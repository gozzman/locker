==> flow/design.v <==
module ANODE_COUNTER(
    input CE,
    input CLK,
    input RST,
    output reg [2:0]CNT
);
always @ (posedge CLK)
begin
	if(RST) 
		CNT <= 0;
	else if(CE) 
		CNT <= CNT + 1'b1;
	else if (CNT == 3'b110)
		CNT <= 0;
end
endmodule
module ANODE_DC(
input [2:0]ANODE_CNT,
output reg [5:0]ANODE
);
always@ *
begin
	case(ANODE_CNT)
		4'd0: ANODE = 6'b000001;
		4'd1: ANODE = 6'b000010;
		4'd2: ANODE = 6'b000100;
		4'd4: ANODE = 6'b001000;
		4'd3: ANODE = 6'b010000;
		4'd5: ANODE = 6'b100000;
		default: ANODE = 6'b000000;
	endcase
end
endmodule
module CATHODE_DC(
		input [3:0] I_CODE,  
		output reg O_SEG_A,  
		output reg O_SEG_B,  
		output reg O_SEG_C,  
		output reg O_SEG_D,  
		output reg O_SEG_E,  
		output reg O_SEG_F,  
		output reg O_SEG_G   
);
always @ (I_CODE)
	case(I_CODE)
		4'h0:
		begin
			O_SEG_A <= 1'b1;
			O_SEG_B <= 1'b1;
			O_SEG_C <= 1'b1;
			O_SEG_D <= 1'b1;
			O_SEG_E <= 1'b1;
			O_SEG_F <= 1'b1;
			O_SEG_G <= 1'b0;
		end
		4'h1:
		begin
			O_SEG_A <= 1'b0;
			O_SEG_B <= 1'b1;
			O_SEG_C <= 1'b1;
			O_SEG_D <= 1'b0;
			O_SEG_E <= 1'b0;
			O_SEG_F <= 1'b0;
			O_SEG_G <= 1'b0;
		end
		4'h2:
		begin
			O_SEG_A <= 1'b1;
			O_SEG_B <= 1'b1;
			O_SEG_C <= 1'b0;
			O_SEG_D <= 1'b1;
			O_SEG_E <= 1'b1;
			O_SEG_F <= 1'b0;
			O_SEG_G <= 1'b1;
		end
		4'h3:
		begin
			O_SEG_A <= 1'b1;
			O_SEG_B <= 1'b1;
			O_SEG_C <= 1'b1;
			O_SEG_D <= 1'b1;
			O_SEG_E <= 1'b0;
			O_SEG_F <= 1'b0;
			O_SEG_G <= 1'b1;
		end
		4'h4:
		begin
			O_SEG_A <= 1'b0;
			O_SEG_B <= 1'b1;
			O_SEG_C <= 1'b1;
			O_SEG_D <= 1'b0;
			O_SEG_E <= 1'b0;
			O_SEG_F <= 1'b1;
			O_SEG_G <= 1'b1;
		end
		4'h5:
		begin
			O_SEG_A <= 1'b1;
			O_SEG_B <= 1'b0;
			O_SEG_C <= 1'b1;
			O_SEG_D <= 1'b1;
			O_SEG_E <= 1'b0;
			O_SEG_F <= 1'b1;
			O_SEG_G <= 1'b1;
		end
		4'h6:
		begin
			O_SEG_A <= 1'b1;
			O_SEG_B <= 1'b0;
			O_SEG_C <= 1'b1;
			O_SEG_D <= 1'b1;
			O_SEG_E <= 1'b1;
			O_SEG_F <= 1'b1;
			O_SEG_G <= 1'b1;
		end
		4'h7:
		begin
			O_SEG_A <= 1'b1;
			O_SEG_B <= 1'b1;
			O_SEG_C <= 1'b1;
			O_SEG_D <= 1'b0;
			O_SEG_E <= 1'b0;
			O_SEG_F <= 1'b0;
			O_SEG_G <= 1'b0;
		end
		4'h8:
		begin
			O_SEG_A <= 1'b1;
			O_SEG_B <= 1'b1;
			O_SEG_C <= 1'b1;
			O_SEG_D <= 1'b1;
			O_SEG_E <= 1'b1;
			O_SEG_F <= 1'b1;
			O_SEG_G <= 1'b1;
		end
		4'h9:
		begin
			O_SEG_A <= 1'b1;
			O_SEG_B <= 1'b1;
			O_SEG_C <= 1'b1;
			O_SEG_D <= 1'b1;
			O_SEG_E <= 1'b0;
			O_SEG_F <= 1'b1;
			O_SEG_G <= 1'b1;
		end
		4'hA:
		begin
			O_SEG_A <= 1'b1;
			O_SEG_B <= 1'b1;
			O_SEG_C <= 1'b1;
			O_SEG_D <= 1'b0;
			O_SEG_E <= 1'b1;
			O_SEG_F <= 1'b1;
			O_SEG_G <= 1'b1;
		end
		4'hB:
		begin
			O_SEG_A <= 1'b0;
			O_SEG_B <= 1'b0;
			O_SEG_C <= 1'b1;
			O_SEG_D <= 1'b1;
			O_SEG_E <= 1'b1;
			O_SEG_F <= 1'b1;
			O_SEG_G <= 1'b1;
		end
		4'hC:
		begin
			O_SEG_A <= 1'b1;
			O_SEG_B <= 1'b0;
			O_SEG_C <= 1'b0;
			O_SEG_D <= 1'b1;
			O_SEG_E <= 1'b1;
			O_SEG_F <= 1'b1;
			O_SEG_G <= 1'b0;
		end
		4'hD:
		begin
			O_SEG_A <= 1'b0;
			O_SEG_B <= 1'b1;
			O_SEG_C <= 1'b1;
			O_SEG_D <= 1'b1;
			O_SEG_E <= 1'b1;
			O_SEG_F <= 1'b0;
			O_SEG_G <= 1'b1;
		end
		4'hE:
		begin
			O_SEG_A <= 1'b1;
			O_SEG_B <= 1'b0;
			O_SEG_C <= 1'b0;
			O_SEG_D <= 1'b1;
			O_SEG_E <= 1'b1;
			O_SEG_F <= 1'b1;
			O_SEG_G <= 1'b1;
		end
		default:
		begin
			O_SEG_A <= 1'b1;
			O_SEG_B <= 1'b0;
			O_SEG_C <= 1'b0;
			O_SEG_D <= 1'b0;
			O_SEG_E <= 1'b1;
			O_SEG_F <= 1'b1;
			O_SEG_G <= 1'b1;
		end
	endcase
endmodule
module CLOCK_DIVIDER
#(
parameter DIV_VALUE = 1000,
parameter WIDTH = 10
)
(
input CLK,
input RST,
output reg DIVIDED_CLK = 0
);
reg [WIDTH-1:0]counter; 
always@(posedge CLK)
begin
	if(RST) begin
		counter <= 0;
		DIVIDED_CLK <= 0;
		end
	else if (counter == (DIV_VALUE-1)) begin
		DIVIDED_CLK <= 1;
		counter <= 0;
		end
	else begin
		counter <= counter + 1;
		DIVIDED_CLK <= 0;
		end	
end
endmodule
module FSM(
input CLK,
input RST,
input BTNA,
input BTNB,
input BTNC,
input BTND,
input BTNE,
input BTNF,
output reg [23:0]SEG,
output reg SUCESS_FLAG,
output reg WRONG_FLAG
);
reg [2:0]state;
reg [3:0]data [0:5];
reg [3:0]sucess_comb [0:5];
integer i;
initial begin
	state = 4'd0;	
	sucess_comb[0] = 4'd1;
	sucess_comb[1] = 4'd2;
	sucess_comb[2] = 4'd3;
	sucess_comb[3] = 4'd4;
	sucess_comb[4] = 4'd5;
	sucess_comb[5] = 4'd6;
end
always@(posedge CLK)
begin
	if(RST) begin
		state <= 4'd0;
		for(i=0; i < 6; i = i + 1)
			data[i] <= 0;
		SUCESS_FLAG <= 0;
		WRONG_FLAG <= 0;
	end
	else begin 
		case(state)
		4'd0:
			begin 
				if(BTNA) begin
					data[0] <= 4'd1;
					state <= 4'd1;
				end
				else if (BTNB) begin
					data[0] <= 4'd2;
					state <= 4'd1;
				end
				else if (BTNC) begin
					data[0] <= 4'd3;
					state <= 4'd1;
				end
				else if (BTND) begin
					data[0] <= 4'd4;
					state <= 4'd1;
				end
				else if (BTNE) begin
					data[0] <= 4'd5;
					state <= 4'd1;
				end
				else if (BTNF) begin
					data[0] <= 4'd6;
					state <= 4'd1;
				end
			end
		4'd1:
			begin 
				if(BTNA) begin
					data[1] <= 4'd1;
					state <= 4'd2;
				end
				else if (BTNB) begin
					data[1] <= 4'd2;
					state <= 4'd2;
				end
				else if (BTNC) begin
					data[1] <= 4'd3;
					state <= 4'd2;
				end
				else if (BTND) begin
					data[1] <= 4'd4;
					state <= 4'd2;
				end
				else if (BTNE) begin
					data[1] <= 4'd5;
					state <= 4'd2;
				end
				else if (BTNF) begin
					data[1] <= 4'd6;
					state <= 4'd2;
				end
			end
		4'd2:
			begin
				if(BTNA) begin
					data[2] <= 4'd1;
					state <= 4'd3;
				end
				else if (BTNB) begin
					data[2] <= 4'd2;
					state <= 4'd3;
				end
				else if (BTNC) begin
					data[2] <= 4'd3;
					state <= 4'd3;
				end
				else if (BTND) begin
					data[2] <= 4'd4;
					state <= 4'd3;
				end
				else if (BTNE) begin
					data[2] <= 4'd5;
					state <= 4'd3;
				end
				else if (BTNF) begin
					data[2] <= 4'd6;
					state <= 4'd3;
				end
			end
		4'd3:
			begin
				if(BTNA) begin
					data[3] <= 4'd1;
					state <= 4'd4;
				end
				else if (BTNB) begin
					data[3] <= 4'd2;
					state <= 4'd4;
				end
				else if (BTNC) begin
					data[3] <= 4'd3;
					state <= 4'd4;
				end
				else if (BTND) begin
					data[3] <= 4'd4;
					state <= 4'd4;
				end
				else if (BTNE) begin
					data[3] <= 4'd5;
					state <= 4'd4;
				end
				else if (BTNF) begin
					data[3] <= 4'd6;
					state <= 4'd4;
				end
			end
		4'd4:
			begin
				if(BTNA) begin
					data[4] <= 4'd1;
					state <= 4'd5;
				end
				else if (BTNB) begin
					data[4] <= 4'd2;
					state <= 4'd5;
				end
				else if (BTNC) begin
					data[4] <= 4'd3;
					state <= 4'd5;
				end
				else if (BTND) begin
					data[4] <= 4'd4;
					state <= 4'd5;
				end
				else if (BTNE) begin
					data[4] <= 4'd5;
					state <= 4'd5;
				end
				else if (BTNF) begin
					data[4] <= 4'd6;
					state <= 4'd5;
				end
			end
		4'd5:
			begin 
				if(BTNA) begin
					data[5] <= 4'd1;
					state <= 4'd6;
				end
				else if (BTNB) begin
					data[5] <= 4'd2;
					state <= 4'd6;
				end
				else if (BTNC) begin
					data[5] <= 4'd3;
					state <= 4'd6;
				end
				else if (BTND) begin
					data[5] <= 4'd4;
					state <= 4'd6;
				end
				else if (BTNE) begin
					data[5] <= 4'd5;
					state <= 4'd6;
				end
				else if (BTNF) begin
					data[5] <= 4'd6;
					state <= 4'd6;
				end
			end
		4'd6:
			begin
				if((data[0] == sucess_comb[0])&
				(data[1] == sucess_comb[1])&
				(data[2] == sucess_comb[2])&
				(data[3] == sucess_comb[3])&
				(data[4] == sucess_comb[4])&
				(data[5] == sucess_comb[5])) begin
					SUCESS_FLAG <= 1;
					WRONG_FLAG <= 0;
					state <= 4'd0;
				end
				else if((data[0] != sucess_comb[0])|
				(data[1] != sucess_comb[1])|
				(data[2] != sucess_comb[2])|
				(data[3] != sucess_comb[3])|
				(data[4] != sucess_comb[4])|
				(data[5] != sucess_comb[5])) begin
					WRONG_FLAG <= 1;
					SUCESS_FLAG <= 0;
					SEG[3:0] <= data[0];
					SEG[7:4] <= data[1];
					SEG[11:8] <= data[2];
					SEG[15:12] <= data[3];
					SEG[19:16] <= data[4];
					SEG[23:20] <= data[5];
					state <= 4'd0;
				end	
				else begin
					SUCESS_FLAG <= 0;
					WRONG_FLAG <= 0;
					state <= 4'd0;
				end
			end
		endcase
	end
end
endmodule 
module Locker_Top(
input wire CLK,
input wire RST,
input wire BTNA,
input wire BTNB,
input wire BTNC,
input wire BTND,
input wire BTNE,
input wire BTNF,
output SUCESS_COMB_LED,
output WRONG_COMB_LED,
output [5:0]ANODE,
output [6:0]SEGMENTS
);
wire DIV_CLK;
wire [2:0]CNT;
wire [23:0]CATH_CHR;
wire MUX_OUT;
CLOCK_DIVIDER CLOCK_DIVIDER_WRAPPER(
.CLK(CLK),
.RST(RST),
.DIVIDED_CLK(DIV_CLK)
); 
FSM FSM_WRAPPER(
.CLK(CLK),
.RST(RST),
.BTNA(BTNA),
.BTNB(BTNB),
.BTNC(BTNC),
.BTND(BTND),
.BTNE(BTNE),
.BTNF(BTNF),
.SEG(CATH_CHR),
.SUCESS_FLAG(SUCESS_COMB_LED),
.WRONG_FLAG(WRONG_COMB_LED)
);
MX seg_mux(
.IN(CATH_CHR),
.ADDR(CNT),
.OUT(MUX_OUT)
);
ANODE_DC ANODE_DC_WRAPPER(
.ANODE_CNT(CNT),
.ANODE(ANODE)
);
ANODE_COUNTER ANODE_COUNTER_WRAPPER(
.CE(DIV_CLK),
.CLK(CLK),
.RST(RST),
.CNT(CNT)
);
wire o_seg_a; assign SEGMENTS[0] = ~o_seg_a;
wire o_seg_b; assign SEGMENTS[1] = ~o_seg_b;
wire o_seg_c; assign SEGMENTS[2] = ~o_seg_c;
wire o_seg_d; assign SEGMENTS[3] = ~o_seg_d;
wire o_seg_e; assign SEGMENTS[4] = ~o_seg_e;
wire o_seg_f; assign SEGMENTS[5] = ~o_seg_f;
wire o_seg_g; assign SEGMENTS[6] = ~o_seg_g;
CATHODE_DC CATHODE_DC_WRAPPER(
.I_CODE(MUX_OUT),
.O_SEG_A(o_seg_a),
.O_SEG_B(o_seg_b),
.O_SEG_C(o_seg_c),
.O_SEG_D(o_seg_d),
.O_SEG_E(o_seg_e),
.O_SEG_F(o_seg_f),
.O_SEG_G(o_seg_g)
);
endmodule
module MX(
    input  [23:0] IN,
    input  [2:0] ADDR,
    output reg [3:0] OUT
);
always @ (IN, ADDR)
begin
	case(ADDR)	
		4'd0: 	OUT = IN[3:0];
		4'd1: 	OUT = IN[7:4];
		4'd2: 	OUT = IN[11:8];
		4'd3: 	OUT = IN[15:12];
		4'd4: 	OUT = IN[19:16];
		4'd5: 	OUT = IN[23:20];
		default: OUT = 4'b0000;
	endcase
end
endmodule
## Tool chain data of Locker_Top

What the tools print for Locker_Top, step after step.
Lines are those of the file above, counted from 1.
Not given: -

| set-up | value |
|---|---|
| top | Locker_Top |
| clock port | CLK |
| cell library | sky130hd |
| timing corner | tt_025C_1v80 |

## Word level

Yosys after proc, flatten, opt, wreduce and memory -nomap, before mapping. Print and check cells are not counted. Equal cells are merged and count once.
Yosys's memory passes give these memory sizes; they may raise the number of words (mostly to a power of two), join words into wider ones and drop unused or constant bits.

| word-level totals | value |
|---|---|
| flip-flop bits (word level) | 49 |
| ROM bits | 136 |
| memories kept | 2 |
| input bits | 8 |
| output and inout port bits | 15 |
| cells after elaboration | 137 |

Memories:

| name | depth | bits a word | read ports | wr ports | line | text |
|---|---|---|---|---|---|---|
| (name not given) | 16 | 7 | 1 | 0 | 45 | `case(I_CODE)` |
| FSM_WRAPPER.sucess_comb | 1 | 24 | 1 | 0 | 250 | `reg [3:0]sucess_comb [0:5];` |

| operators by class | value |
|---|---|
| $add $sub $neg | 2 |
| eq/ne operators | 31 |
| mux-type cells | 51 |
| bitwise gates (word level) | 19 |
| reductions and logical operators | 14 |

Operators by type and width:

| operator | count |
|---|---|
| 2-to-1 mux 3 bit | 38 |
| != test 7 bit with constant B | 6 |
| case mux 6 bit (select 6 bit) | 1 |
| equality test 4 bit | 6 |
| != test 4 bit | 6 |
| 2-to-1 mux 4 bit | 6 |
| case mux 3 bit (select 7 bit) | 1 |
| equality test 3 bit with constant B | 6 |
| AND reduction 2 bit | 6 |
| equality test 3 x 2 -> 1 bit with constant B | 4 |
| adder 10 x 1 -> 10 bit with constant B | 1 |
| equality test 10 bit with constant B | 1 |
| inverter 1 bit | 9 |
| AND reduction 7 bit | 1 |
| nonzero test 7 bit | 1 |
| equality test 3 x 1 -> 1 bit with constant B | 2 |
| logical NOT 3 bit | 2 |
| nonzero test 6 bit | 1 |
| case mux 1 bit (select 6 bit) | 1 |
| bitwise AND 1 bit | 5 |
| bitwise OR 1 bit | 5 |
| AND reduction 4 bit | 1 |
| 2-to-1 mux 1 bit | 4 |
| adder 3 x 1 -> 3 bit with constant B | 1 |
| nonzero test 2 bit | 1 |
| OR reduction 2 bit | 1 |

## Longest topological paths

Yosys ltp: most cells in a row. Word level: on the elaborated netlist, between registers, memories and ports. Mapped: between sequential cells and ports; inverters and the memories' decode and read muxes count.

| depth | value |
|---|---|
| depth in word-level cells | 8 |
| ABC_AREA | 0 |
| gate-level depth with buffers | 6 |
| gate-level depth less buffers | 5 |

## After synthesis

The flow's flattened synthesis, as Yosys stat reports it; memories are mapped. The netlist is that of the ABC_AREA named above (0 if unset); the other value can give another one.

| synthesis totals | value |
|---|---|
| mapped cells | 208 |
| cell area after synthesis | 0.0021008 mm² |
| sequential area | 0.0009209 mm² |
| mapped flip-flops | 43 |
| buffers | 15 |

Cell types:

| type | count | total area (µm²) |
|---|---|---|
| sky130_fd_sc_hd__dfxtp_1 | 37 | 740.71 |
| sky130_fd_sc_hd__edfxtp_1 | 6 | 180.173 |
| sky130_fd_sc_hd__mux2i_1 | 18 | 180.173 |
| sky130_fd_sc_hd__nand2b_1 | 20 | 125.12 |
| sky130_fd_sc_hd__ha_1 | 6 | 75.072 |
| sky130_fd_sc_hd__nor2_1 | 20 | 75.072 |
| sky130_fd_sc_hd__nor4_4 | 3 | 63.811 |
| sky130_fd_sc_hd__buf_4 | 7 | 52.55 |
| sky130_fd_sc_hd__xnor2_1 | 6 | 52.55 |
| sky130_fd_sc_hd__nor4b_4 | 2 | 47.546 |
| sky130_fd_sc_hd__a21oi_1 | 9 | 45.043 |
| sky130_fd_sc_hd__nor4bb_1 | 4 | 40.038 |
| sky130_fd_sc_hd__nand2_1 | 9 | 33.782 |
| sky130_fd_sc_hd__inv_1 | 7 | 26.275 |
| sky130_fd_sc_hd__nand3_1 | 5 | 25.024 |
| sky130_fd_sc_hd__nor2b_1 | 4 | 25.024 |
| sky130_fd_sc_hd__nand3b_1 | 3 | 22.522 |
| sky130_fd_sc_hd__nor3_1 | 4 | 20.019 |

Other cell types: 24; their cells: 38.
By module: a second synthesis without flattening, with its own total; a netlist apart from the flattened one above.

| second synthesis, totals | value |
|---|---|
| cell total of the unflattened synthesis | 296 |
| area (unflattened synthesis) | 0.003128 mm² |

Each row is one instance without its submodules.

By module:

| module | instances | cells | area (mm²) | sequential area (mm²) |
|---|---|---|---|---|
| FSM | 1 | 154 | 0.001818 | 0.001001 |
| CLOCK_DIVIDER | 1 | 58 | 0.0005343 | 0.0002202 |
| CATHODE_DC | 1 | 33 | 0.0002903 | 0 |
| MX | 1 | 20 | 0.0002502 | 0 |
| ANODE_COUNTER | 1 | 17 | 0.0001577 | 0.0000601 |
| ANODE_DC | 1 | 6 | 0.0000475 | 0 |
| Locker_Top | 1 | 8 | 0.00003 | 0 |

## Worst setup path after synthesis

Source: OpenSTA report_checks on the synthesized netlist (no wires, ideal clock, input and output delay 20% of the period each), path of least setup slack; recovery checks are left aside. Register names are those of the netlist, which keeps one name where synthesis merged equal registers.

| timing path after synthesis | value |
|---|---|
| path kind | register to register |
| from | reg FSM_WRAPPER.state[0] |
| to | reg FSM_WRAPPER.SEG[0] |
| period | 1.49 ns |
| library setup time | 0.377 ns |
| time at the first pin | 0.000 ns |
| arrival time | 1.207 ns |
| data required time | 1.113 ns |
| slack | -0.094 ns |
| delay of the path | 1.584 ns |
| driving pins on the path | 5 |
| path buffers | 1 |
| period reached after synthesis | 1.584 ns |

"delay of the path" = arrival - input delay + setup time.
"driving pins on the path": output pins that drive a net of the path, with the launching flip-flop's if there is one; two outputs of one cell count as two.
"period reached after synthesis" is the clock period less the worst setup slack; recovery checks do not enter. This is arithmetic on one report: input and output delays are still those of the set period (20% each).
The rows between start and end are the longest chain of elaborated cells between them; the timing report does not say that the signal goes this way. Where chains are equally long, one stands for them.
Each line given opens the expression or statement behind the cell; cells for indexed reads and writes are added by Yosys, which also makes memories of some case tables.
At most two assigning lines are given for a register; there are more.

| between the ends, after synthesis | value |
|---|---|
| path through | sky130_fd_sc_hd__dfxtp_1 > sky130_fd_sc_hd__buf_2 > sky130_fd_sc_hd__nor2b_1 > sky130_fd_sc_hd__nand2_1 > sky130_fd_sc_hd__nor3_1 |
| cells in the longest elaborated chain | 2 |
| elaborated cells on any way between the ends | 2 |
| source lines of those cells | 1 |
| classes of those cells | 1 x eq/ne; 1 x reduce/logical |

Ends and longest elaborated chain, after synthesis:

| item | line | text |
|---|---|---|
| from (decl) | 248 | `reg [2:0]state;` |
| from (assign) | 264 | `state <= 4'd0;` |
| from (assign) | 276 | `state <= 4'd1;` |
| equality test 3 bit | 271 | `case(state)` |
| AND reduction 4 bit | - |  |
| to (assign) | 454 | `SEG[3:0] <= data[0];` |
| to (decl) | 244 | `output reg [23:0]SEG,` |

## Path in the finished layout

From the final timing report of flow run A: the path of least setup slack in the routed layout; clock arrival at registers is part of the times.

| timing path after layout | value |
|---|---|
| path kind | register to output |
| from | reg ANODE_COUNTER_WRAPPER.CNT[1] |
| to | out ANODE[4] |
| period | 1.74 ns |
| external output delay | 0.35 ns |
| time at the first pin | 0.28 ns |
| arrival time | 1.44 ns |
| data required time | 1.39 ns |
| slack | -0.05 ns |
| driving pins on the path | 6 |
| path buffers | 2 |

The rows between start and end are the longest chain of elaborated cells between them; the timing report does not say that the signal goes this way. Where chains are equally long, one stands for them.
At most two assigning lines are given for a register; there are more.

| between the ends, after layout | value |
|---|---|
| path through | sky130_fd_sc_hd__dfxtp_4 > sky130_fd_sc_hd__inv_4 > sky130_fd_sc_hd__ha_4 > sky130_fd_sc_hd__buf_6 > sky130_fd_sc_hd__o31a_1 > sky130_fd_sc_hd__buf_2 |
| cells in the longest elaborated chain | 2 |
| elaborated cells on any way between the ends | 7 |
| classes of those cells | 5 x eq/ne; 1 x mux; 1 x reduce/logical |

Ends and longest elaborated chain, after layout:

| item | line | text |
|---|---|---|
| from (decl) | 5 | `output reg [2:0]CNT` |
| from (assign) | 10 | `CNT <= 0;` |
| from (assign) | 12 | `CNT <= CNT + 1'b1;` |
| equality test 3 bit | 23 | `case(ANODE_CNT)` |
| case mux 6 bit (select 6 bit) | 23 |  |
| to (decl) | 483 | `output [5:0]ANODE,` |

Subject: Locker_Top on sky130hd, stored results

Hello all,

2 stored runs of Locker_Top in the flow (synthesis by Yosys, layout by OpenROAD, sky130hd cells), in arbitrary order. Constraints: input delay and output delay 20% of the set period each, output load 0.01 pF.
"time used up by the worst setup path": the worst setup path's part of the clock period (all of it between registers, 20% less for each end at a port) less its slack. A launch clock that arrives late makes it longer, a capture clock that arrives late makes it shorter.
Among the settings, . means not set for that run.
A result given as . is not shown for that run.

| run | period_ns | CORE_UTILIZATION | CAP_MARGIN | CORE_MARGIN | SLEW_MARGIN | PLACE_DENSITY_LB_ADDON | CORE_ASPECT_RATIO | CELL_PAD_IN_SITES_GLOBAL_PLACEMENT | TNS_END_PERCENT | GPL_TIMING_DRIVEN | CTS_CLUSTER_SIZE | MIN_ROUTING_LAYER | MAX_ROUTING_LAYER | standard-cell area after routing (mm²) | utilization after routing | die area (mm²) | Yosys chip area after synthesis (mm²) | worst setup slack after layout (ns) | time used up by the worst setup path (ns) | worst setup path kind | worst hold slack after layout (ns) |
|---|---|---|---|---|---|---|---|---|---|---|---|---|---|---|---|---|---|---|---|---|---|
| flow run A | 1.74 | 29 | 20 | 2 | 20 | . | . | . | . | . | . | . | . | 0.0027264 | 0.382 | 0.0079406 | 0.0021008 | -0.052 | 1.44 | register to output | 0.460 |
| flow run B | 2.1 | 70 | 20 | 2 | 20 | 0.09 | 1.01 | 2 | 20 | 1 | 76 | met2 | met4 | . | . | . | . | . | . | . | . |

Flow run B: did not finish, placement stopped with FLW-0024

Thanks
